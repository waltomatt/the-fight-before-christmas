==> flow/design.v <==
module drawing_rectangle( input  wire        clk,
                      input  wire        req,
                      output wire         ack,
                      output wire        busy,
                      input  wire [15:0] r0,  
                      input  wire [15:0] r1,  
                      input  wire [15:0] r2,  
                      input  wire [15:0] r3,  
                      input  wire [15:0] r4,  
                      input  wire [15:0] r5,
                      input  wire [15:0] r6,
                      input  wire [15:0] r7,
                      output wire        de_req,
                      input  wire        de_ack,
                      output reg [17:0] de_addr,
                      output reg  [3:0] de_nbyte,
                      output wire        de_rnw,
                      output reg [31:0] de_w_data,
                      input  wire [31:0] de_r_data );
reg [3:0] state;
reg [15:0] cur_y;
reg [15:0] end_y;
reg [17:0] word_startln;
reg [17:0] word_endln;
reg [7:0] color_and, color_xor;
reg [3:0] nbyte_start, nbyte_end;
wire [15:0] start_x, end_x, width, height, color;
wire [31:0] x_color_and, x_color_xor;
reg [31:0] buffer;
assign ack = (state == 1);
assign busy = (state > 0);
assign de_req = (state == 2 || state == 5);
assign de_rnw = (state < 5);
assign x_color_and = {color_and, color_and, color_and, color_and};
assign x_color_xor = {color_xor, color_xor, color_xor, color_xor};
initial 
begin
	state = 0;
end
always @ (posedge clk)  
begin
	if (state == 4)
	begin
		de_w_data <= (de_r_data & x_color_and) ^ x_color_xor;
	end	
end
always @ (posedge clk)
begin
	case(state)
		0: if (req) state <= 1;
		1: begin
			state <= 2;
			de_addr <= (((r1 << 9) + (r1 << 7) + r0) >> 2);
			word_startln <= (((r1 << 9) + (r1 << 7) + r0) >> 2);
			word_endln <= (((r1 << 9) + (r1 << 7) + r0) >> 2) + (r2 >> 2);
			cur_y <= r1;
			end_y <= r1 + r3 - 1; 
			color_and <= ((r4 >> 8) & 8'hFF);  
			color_xor <= (r4 & 8'hFF);	 
			nbyte_start <= ~(4'b1111 >> (r0 - ((r0 >> 2) << 2)));
			nbyte_end <= (4'b1111 >> ((r0 + r2) - (((r0 + r2) >> 2) << 2)));
			de_nbyte <= ~(4'b1111 >> (r0 - ((r0 >> 2) << 2)));
		end
		2: if (de_ack) state <= 3;
		3: state <= 4;
		4: state <= 5;
		5: if (de_ack) state <= 6;
		6: begin
			if (de_addr == word_endln) begin
				if (cur_y == end_y) state <= 0; else
				begin
					cur_y <= cur_y + 1;
					de_addr <= (word_startln + 160);
					word_startln <= word_startln + 160;
					word_endln <= word_endln + 160;
					de_nbyte <= nbyte_start;
					state <= 2;
				end		
			end else
 begin
				if (de_addr + 1 == word_endln)
					de_nbyte <= nbyte_end;
				else
					de_nbyte <= 4'b0000;  
				de_addr <= de_addr + 1;
				state <= 2;
			end
		end
	endcase
end 
endmodule
Reports on drawing_rectangle
Tool output for the design above, in the order of the flow.
Line numbers count from 1 in the design file above.
{"block": "setup", "top": "drawing_rectangle", "clock_port": "clk", "library": "sky130hd", "lib_corner": "tt_025C_1v80"}

Word-level counts
Source: Yosys, flattened and elaborated, memories not mapped. Widths are those after wreduce. Registers that Yosys merges into a memory's read port (data or address) are not register bits. Print and check cells do not count. Equal cells are merged and count once.
{"block": "classes", "add_sub_neg": 12, "mul": 0, "div_mod_pow": 0, "cmp": 2, "n_eq": 15, "shift": 2, "mux": 21, "bitwise": 3, "n_reduce_logical": 7}
{"block": "ops", "operator": "18-bit case mux with 2-bit select", "n": 3}
{"block": "ops", "operator": "18-bit 2-to-1 mux", "n": 5}
{"block": "ops", "operator": "18-bit by 8-bit adder with 18-bit output (second input constant)", "n": 2}
{"block": "ops", "operator": "16-bit adder", "n": 2}
{"block": "ops", "operator": "16-bit subtractor", "n": 2}
{"block": "ops", "operator": "32-bit by 18-bit == test with 1-bit output", "n": 1}
{"block": "ops", "operator": "32-bit bitwise AND", "n": 1}
{"block": "ops", "operator": "32-bit XOR", "n": 1}
{"block": "ops", "operator": "4-bit by 16-bit >> shifter with 4-bit output (first input constant)", "n": 2}
{"block": "ops", "operator": "16-bit case mux with 2-bit select", "n": 1}
{"block": "ops", "operator": "16-bit 2-to-1 mux", "n": 2}
{"block": "ops", "operator": "4-bit case mux with 7-bit select", "n": 1}
{"block": "ops", "operator": "4-bit 2-to-1 mux", "n": 6}
{"block": "ops", "operator": "18-bit by 1-bit adder with 19-bit output (second input constant)", "n": 1}
{"block": "ops", "operator": "18-bit by 16-bit adder with 18-bit output", "n": 1}
{"block": "ops", "operator": "18-bit adder", "n": 1}
{"block": "ops", "operator": "18-bit == test", "n": 1}
{"block": "ops", "operator": "16-bit by 14-bit adder with 17-bit output", "n": 1}
{"block": "ops", "operator": "16-bit by 1-bit adder with 16-bit output (second input constant)", "n": 1}
{"block": "ops", "operator": "16-bit by 1-bit subtractor with 16-bit output (second input constant)", "n": 1}
{"block": "ops", "operator": "16-bit == test", "n": 1}
{"block": "ops", "operator": "4-bit by 3-bit == test with 1-bit output (second input constant)", "n": 3}
{"block": "ops", "operator": "2-bit != test (second input constant)", "n": 5}
{"block": "ops", "operator": "4-bit by 2-bit == test with 1-bit output (second input constant)", "n": 2}
{"block": "ops", "operator": "4-bit case mux with 2-bit select", "n": 1}
{"block": "ops", "operator": "7-bit nonzero test", "n": 1}
{"block": "ops", "operator": "4-bit by 1-bit > comparator with 1-bit output (second input constant)", "n": 1}
{"block": "ops", "operator": "4-bit by 1-bit == test with 1-bit output (second input constant)", "n": 1}
Other operator kinds: 10; their cells: 11.
{"block": "bits", "reg_bits": 150, "latch_bits": 0, "ram_bits": 0, "romBits": 0, "clocked_rd_ports_x_width": 0, "memories": 0, "in_bits": 163, "out_inout_bits": 58, "wordCells": 74}

Longest topological paths
Longest topological path by Yosys (ltp), each cell counted once; first at word level (registers and memories cut), then after technology mapping (sequential cells cut; the memories' decode and read muxes count).
{"block": "logic_depth", "depth_word": 5, "ABC_AREA": 0, "depth_mapped": 16, "ltp_nobuf": 16}

Netlist
The flow's flattened synthesis, as Yosys stat reports it; memories are mapped. The netlist is that of the ABC_AREA named above (0 if unset); the other value can give another one.
Totals and module areas in this step are rounded.
{"block": "mapped", "mapped_cells": 981, "area_um2": 9960, "seq_area_um2": 4414, "flip_flops": 147}
{"block": "types", "cell_type": "sky130_fd_sc_hd__edfxtp_1", "n": 147, "area_total_um2": 4.41E+03}
{"block": "types", "cell_type": "sky130_fd_sc_hd__xnor2_1", "n": 101, "area_total_um2": 884.598}
{"block": "types", "cell_type": "sky130_fd_sc_hd__ha_1", "n": 62, "area_total_um2": 775.744}
{"block": "types", "cell_type": "sky130_fd_sc_hd__xor2_1", "n": 53, "area_total_um2": 464.195}
{"block": "types", "cell_type": "sky130_fd_sc_hd__nand2_1", "n": 120, "area_total_um2": 450.432}
{"block": "types", "cell_type": "sky130_fd_sc_hd__inv_1", "n": 85, "area_total_um2": 319.056}
{"block": "types", "cell_type": "sky130_fd_sc_hd__o21ai_0", "n": 60, "area_total_um2": 300.288}
{"block": "types", "cell_type": "sky130_fd_sc_hd__a21oi_1", "n": 42, "area_total_um2": 210.202}
{"block": "types", "cell_type": "sky130_fd_sc_hd__fa_1", "n": 10, "area_total_um2": 200.192}
{"block": "types", "cell_type": "sky130_fd_sc_hd__nor2_1", "n": 52, "area_total_um2": 195.187}
{"block": "types", "cell_type": "sky130_fd_sc_hd__nand3_1", "n": 28, "area_total_um2": 140.134}
{"block": "types", "cell_type": "sky130_fd_sc_hd__clkbuf_1", "n": 28, "area_total_um2": 105.101}
{"block": "types", "cell_type": "sky130_fd_sc_hd__nand4_1", "n": 15, "area_total_um2": 93.84}
{"block": "types", "cell_type": "sky130_fd_sc_hd__and3_1", "n": 12, "area_total_um2": 75.072}
{"block": "types", "cell_type": "sky130_fd_sc_hd__nor4_1", "n": 12, "area_total_um2": 75.072}
{"block": "types", "cell_type": "sky130_fd_sc_hd__o21bai_1", "n": 10, "area_total_um2": 75.072}
{"block": "types", "cell_type": "sky130_fd_sc_hd__nor2b_1", "n": 10, "area_total_um2": 62.56}
{"block": "types", "cell_type": "sky130_fd_sc_hd__a21o_1", "n": 8, "area_total_um2": 60.058}
Other cell types: 54; their cells: 126.

Worst setup path after synthesis
OpenSTA on the mapped netlist: ideal clock, no wires. The path of least setup slack (recovery checks aside). Input and output delay are each 20% of the period. Register names are those of the netlist, which keeps one name where synthesis merged equal registers.
{"block": "synth_path", "path_type": "reg2reg", "startpoint": "register word_endln[16]", "endpoint": "register cur_y[0]", "tclk_ns": 6.66, "setup_time_ns": 0.504, "launch_ns": 0.000, "arrival_time_ns": 5.143, "setup_slack_ns": 1.013, "path_delay_ns": 5.647, "driving_pins": 9, "synth_period_reached_ns": 5.647}
"path_delay_ns" = arrival - input delay + setup time.
"driving_pins" counts driving pins, that of a launching flip-flop among them; a cell with two outputs on the path counts twice.
"synth_period_reached_ns" is the clock period less the worst setup slack; recovery checks do not enter. This is arithmetic on one report: input and output delays are still those of the set period (20% each).
The rows between start and end are the longest chain of elaborated cells between them; the timing report does not say that the signal goes this way. Where chains are equally long, one stands for them.
A line is the first line of the expression or statement that the cell stems from. Yosys adds cells for indexed reads and writes and turns some case tables into memories.
The path ends at the enable pin of a flip-flop; only ways to that pin are counted.
{"block": "synth_via", "path_cell_list": "sky130_fd_sc_hd__edfxtp_1 -> sky130_fd_sc_hd__clkdlybuf4s50_2 -> sky130_fd_sc_hd__xor2_1 -> sky130_fd_sc_hd__nor4_1 -> sky130_fd_sc_hd__nand3_1 -> sky130_fd_sc_hd__or2_1 -> sky130_fd_sc_hd__buf_2 -> sky130_fd_sc_hd__clkbuf_1 -> sky130_fd_sc_hd__o31ai_1", "elab_chain_len": 3, "cells_between": 3, "cone_classes": "eq/ne: 2; reduce/logical: 1"}
{"block": "synth_rtl", "element": "start: declaration", "line_no": 24, "source": "reg [17:0] word_endln;"}
{"block": "synth_rtl", "element": "start: assignment", "line_no": 55, "source": "word_endln <= (((r1 << 9) + (r1 << 7) + r0) >> 2) + (r2 >> 2);"}
{"block": "synth_rtl", "element": "start: assignment", "line_no": 75, "source": "word_endln <= word_endln + 160;"}
{"block": "synth_rtl", "element": "18-bit == test", "line_no": 69, "source": "if (de_addr == word_endln) begin"}
{"block": "synth_rtl", "element": "2-bit != test"}
{"block": "synth_rtl", "element": "3-bit AND reduction"}
{"block": "synth_rtl", "element": "end: assignment", "line_no": 56, "source": "cur_y <= r1;"}
{"block": "synth_rtl", "element": "end: assignment", "line_no": 72, "source": "cur_y <= cur_y + 1;"}
{"block": "synth_rtl", "element": "end: declaration", "line_no": 21, "source": "reg [15:0] cur_y;"}

Worst path after layout
From the final timing report of stored run 1: the path of least setup slack in the routed layout; clock arrival at registers is part of the times.
{"block": "layout_path", "path_type": "in2reg", "startpoint": "input r0[13]", "endpoint": "register word_endln[15]", "tclk_ns": 4.59, "input_delay_ns": 0.92, "setup_time_ns": 0.15, "launch_ns": 0.92, "arrival_time_ns": 3.91, "setup_slack_ns": 0.98, "driving_pins": 12}
The rows between start and end are the longest chain of elaborated cells between them; the timing report does not say that the signal goes this way. Where chains are equally long, one stands for them.
{"block": "layout_via", "path_cell_list": "sky130_fd_sc_hd__clkdlybuf4s50_1 -> sky130_fd_sc_hd__fa_1 -> sky130_fd_sc_hd__ha_4 -> sky130_fd_sc_hd__o21ai_0 -> sky130_fd_sc_hd__a21oi_1 -> sky130_fd_sc_hd__nor2_1 -> sky130_fd_sc_hd__xnor2_1 -> sky130_fd_sc_hd__ha_1 -> sky130_fd_sc_hd__or3_1 -> sky130_fd_sc_hd__o211a_1 -> sky130_fd_sc_hd__a211o_1 -> sky130_fd_sc_hd__o211ai_1", "elab_chain_len": 3, "cells_between": 3, "cone_classes": "add/sub: 2; mux: 1"}
{"block": "layout_rtl", "element": "start: declaration", "line_no": 5, "source": "input  wire [15:0] r0,"}
{"block": "layout_rtl", "element": "18-bit by 16-bit adder with 18-bit output", "line_no": 55, "source": "word_endln <= (((r1 << 9) + (r1 << 7) + r0) >> 2) + (r2 >> 2);"}
{"block": "layout_rtl", "element": "16-bit by 14-bit adder with 17-bit output", "line_no": 55}
{"block": "layout_rtl", "element": "18-bit case mux with 2-bit select", "line_no": 49, "source": "case(state)"}
{"block": "layout_rtl", "element": "end: assignment", "line_no": 55}
{"block": "layout_rtl", "element": "end: assignment", "line_no": 75, "source": "word_endln <= word_endln + 160;"}
{"block": "layout_rtl", "element": "end: declaration", "line_no": 24, "source": "reg [17:0] word_endln;"}

Record of 2 stored runs of the RTL-to-layout flow on drawing_rectangle, platform sky130hd. The runs are unordered. Constraints: input delay and output delay 20% of the set period each, output load 0.01 pF.
"timing.worst_path_ns" means the part of the period allowed to the worst setup path (the constraints hold back 20% at inputs and 20% at outputs) less its slack; where the path has registers, the arrival times of their clocks count too.
Measured values are rounded.

{"run": "stored run 1", "settings": { "period_ns": 4.59, "CORE_UTILIZATION": 15, "SETUP_SLACK_MARGIN": 1.25, "PLACE_DENSITY_LB_ADDON": 0.22, "CELL_PAD_IN_SITES_GLOBAL_PLACEMENT": 3, "TNS_END_PERCENT": 15, "ABC_AREA": 0, "GPL_TIMING_DRIVEN": 1, "CAP_MARGIN": 20, "CORE_MARGIN": 2, "SLEW_MARGIN": 20 }, "results": { "finish.utilization_frac": 0.21, "synth_area_um2": 9960, "die_footprint_um2": 68470, "worstSetupSlack_ns": 0.982, "setup_tns_ns": 0.000, "timing.worst_path_ns": 2.69, "critical_path_type": "in2reg" }}
{"run": "stored run 2", "settings": { "period_ns": 6.96, "SETUP_SLACK_MARGIN": -0.42, "CAP_MARGIN": 20, "CORE_MARGIN": 2, "CORE_UTILIZATION": 40, "SLEW_MARGIN": 20 }, "results": { "finish.utilization_frac": 0.515, "synth_area_um2": 9960, "die_footprint_um2": 26180, "worstSetupSlack_ns": 1.890, "setup_tns_ns": 0.000, "timing.worst_path_ns": 3.68, "critical_path_type": "in2reg" }}
